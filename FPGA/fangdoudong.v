==> flow/design.v <==
module Vibrate( clk,key_in,key_out);
input clk; 
input key_in;
output key_out;
reg [22:0] count_high;
reg [22:0] count_low;
reg key_reg;
assign key_out = key_reg;
always@( posedge clk )
if( key_in == 1'b0 )
 count_low <= count_low + 1;
else
 count_low <= 23'h 00_0000;
always@( posedge clk )
if( key_in == 1'b1 ) 
 count_high <= count_high +1;
else
 count_high <= 23'h 00_0000;
always@( posedge clk )
begin
 if( count_high == 23'h 25_0000 )
  key_reg <= 1'b1;
 else
  if( count_low == 23'h 25_0000 )
   key_reg <= 1'b0;
  else
   key_reg <= key_reg;
end
endmodule
Reports on Vibrate
What the tools print for Vibrate, step after step.
Line numbers count from 1 in the design file above.
Operators carry their Yosys type and port widths (W data, S select, Z words).
Cell names lack the library's common part.
{"block": "setup", "design": "Vibrate", "clk_port": "clk", "cell_library": "sky130hd", "pvt_corner": "tt_025C_1v80"}

Word-level counts
Yosys after proc, flatten, opt, wreduce and memory -nomap, before mapping. Enables and synchronous resets that opt folds into registers are not counted as muxes. Memory bits, and registers merged into a memory's read port (data or address), are not among the register bits. Print and check cells are not counted. Equal cells are merged and count once.
{"block": "op_classes", "add_sub_neg": 2, "eq_ne": 2}
{"block": "op_table", "cell": "$add A23 B1 Y23 const B", "count": 2}
{"block": "op_table", "cell": "$eq A23 B22 Y1 const B", "count": 2}
{"block": "bits", "register_bits": 47, "inputBits": 2}

Longest topological paths
Yosys ltp: most cells in a row. Word level: on the elaborated netlist, between registers, memories and ports. Mapped: between sequential cells and ports; inverters and the memories' decode and read muxes count.
{"block": "depth", "ltp_word": 1, "abc_area": 0, "ltp_mapped": 6}

After synthesis
Source: synth_stat.txt of the flow (Yosys; design flattened, memories mapped). It holds for the ABC_AREA given above (unset counts as 0); a run with the other value may have another netlist.
{"block": "synth_totals", "cell_count": 250, "synth_area_um2": 2183.3, "sequential_area_um2": 940.9, "ff_cells": 47}
{"block": "types", "cell": "dfxtp_1", "count": 47}
{"block": "types", "cell": "xor2_1", "count": 15}
{"block": "types", "cell": "nor2_1", "count": 31}
{"block": "types", "cell": "xnor2_1", "count": 12}
{"block": "types", "cell": "nand3_1", "count": 19}
{"block": "types", "cell": "nand4_1", "count": 14}
{"block": "types", "cell": "nor4_1", "count": 13}
{"block": "types", "cell": "o31ai_1", "count": 9}
{"block": "types", "cell": "or4_1", "count": 9}
{"block": "types", "cell": "a21oi_1", "count": 13}
{"block": "types", "cell": "and4_1", "count": 6}
{"block": "types", "cell": "ha_1", "count": 4}
{"block": "types", "cell": "nand2_1", "count": 12}
{"block": "types", "cell": "clkbuf_1", "count": 9}
{"block": "types", "cell": "inv_1", "count": 8}
{"block": "types", "cell": "o21ai_0", "count": 5}
{"block": "types", "cell": "or3_1", "count": 3}
{"block": "types", "cell": "nor4b_1", "count": 2}
Other cell types: 15; their cells: 19.

Path before layout
Source: OpenSTA report_checks on the synthesized netlist (no wires, ideal clock, input and output delay 20% of the period each), path of least setup slack; recovery checks are left aside. Register names are those of the netlist, which keeps one name where synthesis merged equal registers.
{"block": "synth_timing", "kind": "flip-flop to flip-flop", "startpoint": "register count_high[9]", "endpoint": "register count_high[21]", "clock_period_ps": 2550, "t_first_pin_ps": 0, "arrival_ps": 1787, "required_ps": 2479, "path_slack_ps": 692, "path_delay_ps": 1858, "path_stages": 6, "n_path_buf": 1, "period_less_setup_slack_ps": 1858}
"path_delay_ps" = arrival - input delay + setup time.
"path_stages" counts driving pins, that of a launching flip-flop among them; a cell with two outputs on the path counts twice.
"period_less_setup_slack_ps" = period - worst setup slack (recovery checks aside). The figure is calculated, with input and output delays left at 20% of the set period.
Between the ends stands the longest chain of elaborated cells between them, by number of cells; it is not shown to be the way that was timed. Of several equally long chains one is given.
A line is the first line of the expression or statement that the cell stems from. Yosys adds cells for indexed reads and writes and turns some case tables into memories.
{"block": "synth_between", "path_cell_list": "dfxtp_1 nand3_1 or4_4 buf_6 or4_1 a21oi_1", "elab_chain_len": 1}
{"block": "synth_lines", "element": "start, declared", "line_no": 5, "rtl": "reg [22:0] count_high;"}
{"block": "synth_lines", "element": "start, assigned", "line_no": 16, "rtl": "count_high <= count_high +1;"}
{"block": "synth_lines", "element": "start, assigned", "line_no": 18, "rtl": "count_high <= 23'h 00_0000;"}
{"block": "synth_lines", "element": "$add A23 B1 Y23", "line_no": 16}
{"block": "synth_lines", "element": "end, assigned", "line_no": 16}
{"block": "synth_lines", "element": "end, assigned", "line_no": 18}
{"block": "synth_lines", "element": "end, declared", "line_no": 5}

Timing after layout
From the final timing report of run 1: the path of least setup slack in the routed layout; clock arrival at registers is part of the times.
The path's times are printed in steps of 10 ps; the period is the one set.
{"block": "layout_timing", "kind": "flip-flop to flip-flop", "startpoint": "register count_high[9]", "endpoint": "register count_high[18]", "clock_period_ps": 1390, "t_first_pin_ps": 290, "arrival_ps": 1940, "required_ps": 1630, "path_slack_ps": -310, "path_stages": 5, "n_path_buf": 0}
Between the ends stands the longest chain of elaborated cells between them, by number of cells; it is not shown to be the way that was timed. Of several equally long chains one is given.
{"block": "layout_between", "path_cell_list": "dfxtp_2 nand3_4 or4_4 or4_4 a21oi_2", "elab_chain_len": 1}
{"block": "layout_lines", "element": "start, declared", "line_no": 5, "rtl": "reg [22:0] count_high;"}
{"block": "layout_lines", "element": "start, assigned", "line_no": 16, "rtl": "count_high <= count_high +1;"}
{"block": "layout_lines", "element": "start, assigned", "line_no": 18, "rtl": "count_high <= 23'h 00_0000;"}
{"block": "layout_lines", "element": "$add A23 B1 Y23", "line_no": 16}
{"block": "layout_lines", "element": "end, assigned", "line_no": 16}
{"block": "layout_lines", "element": "end, assigned", "line_no": 18}
{"block": "layout_lines", "element": "end, declared", "line_no": 5}

Module Vibrate, platform sky130hd: 2 stored runs of the flow (Yosys, OpenROAD) with differing settings, in no particular order. Input and output delays are each 20% of the period that was set; the output load is 0.01 pF.
By "achieved_clock_period_ps" is meant the clock period of the run minus its worst setup slack. This is arithmetic on one report: input and output delays are still those of the set period (20% each).
"timing.worst_path_ps" = time allowed to the worst setup path (clock period - input delay - output delay, where it has them) - its slack; a late launch clock adds to it, a late capture clock takes from it.
By "total_power_w" is meant OpenSTA's value without simulated activity: inputs other than the clock are taken to toggle once in ten clock periods, and the tool carries that through the logic.
"timing.worst_path_ps" is given in steps of 10 ps.

{"run": "run 1", "settings": { "period_ns": 1.39, "CORE_UTILIZATION": 54, "SETUP_SLACK_MARGIN": -0.03, "HOLD_SLACK_MARGIN": 0.25, "CTS_CLUSTER_DIAMETER": 347, "CAP_MARGIN": 20, "CORE_MARGIN": 2, "SLEW_MARGIN": 20 }, "results": { "ws_setup_ps": -313, "utilization_pct": 80.5, "finalCellArea_um2": 3171.8, "synth_area_um2": 2183.3, "achieved_clock_period_ps": 1703, "die_area_um2": 4567.7, "hold_worst_slack_ps": 457, "setupTns_ps": -2845, "total_power_w": 0.002302, "timing.worst_path_ps": 1700, "critical_path_type": "flip-flop to flip-flop" }}
{"run": "run 2", "settings": { "period_ns": 2.24, "CORE_UTILIZATION": 16, "CAP_MARGIN": 20, "CORE_MARGIN": 2, "SLEW_MARGIN": 20 }, "results": { "ws_setup_ps": 248, "utilization_pct": 19.2, "finalCellArea_um2": 2553.7, "synth_area_um2": 2183.3, "achieved_clock_period_ps": 1992, "die_area_um2": 14596.3, "hold_worst_slack_ps": 467, "setupTns_ps": 0, "total_power_w": 0.001619, "timing.worst_path_ps": 1990, "critical_path_type": "flip-flop to flip-flop" }}
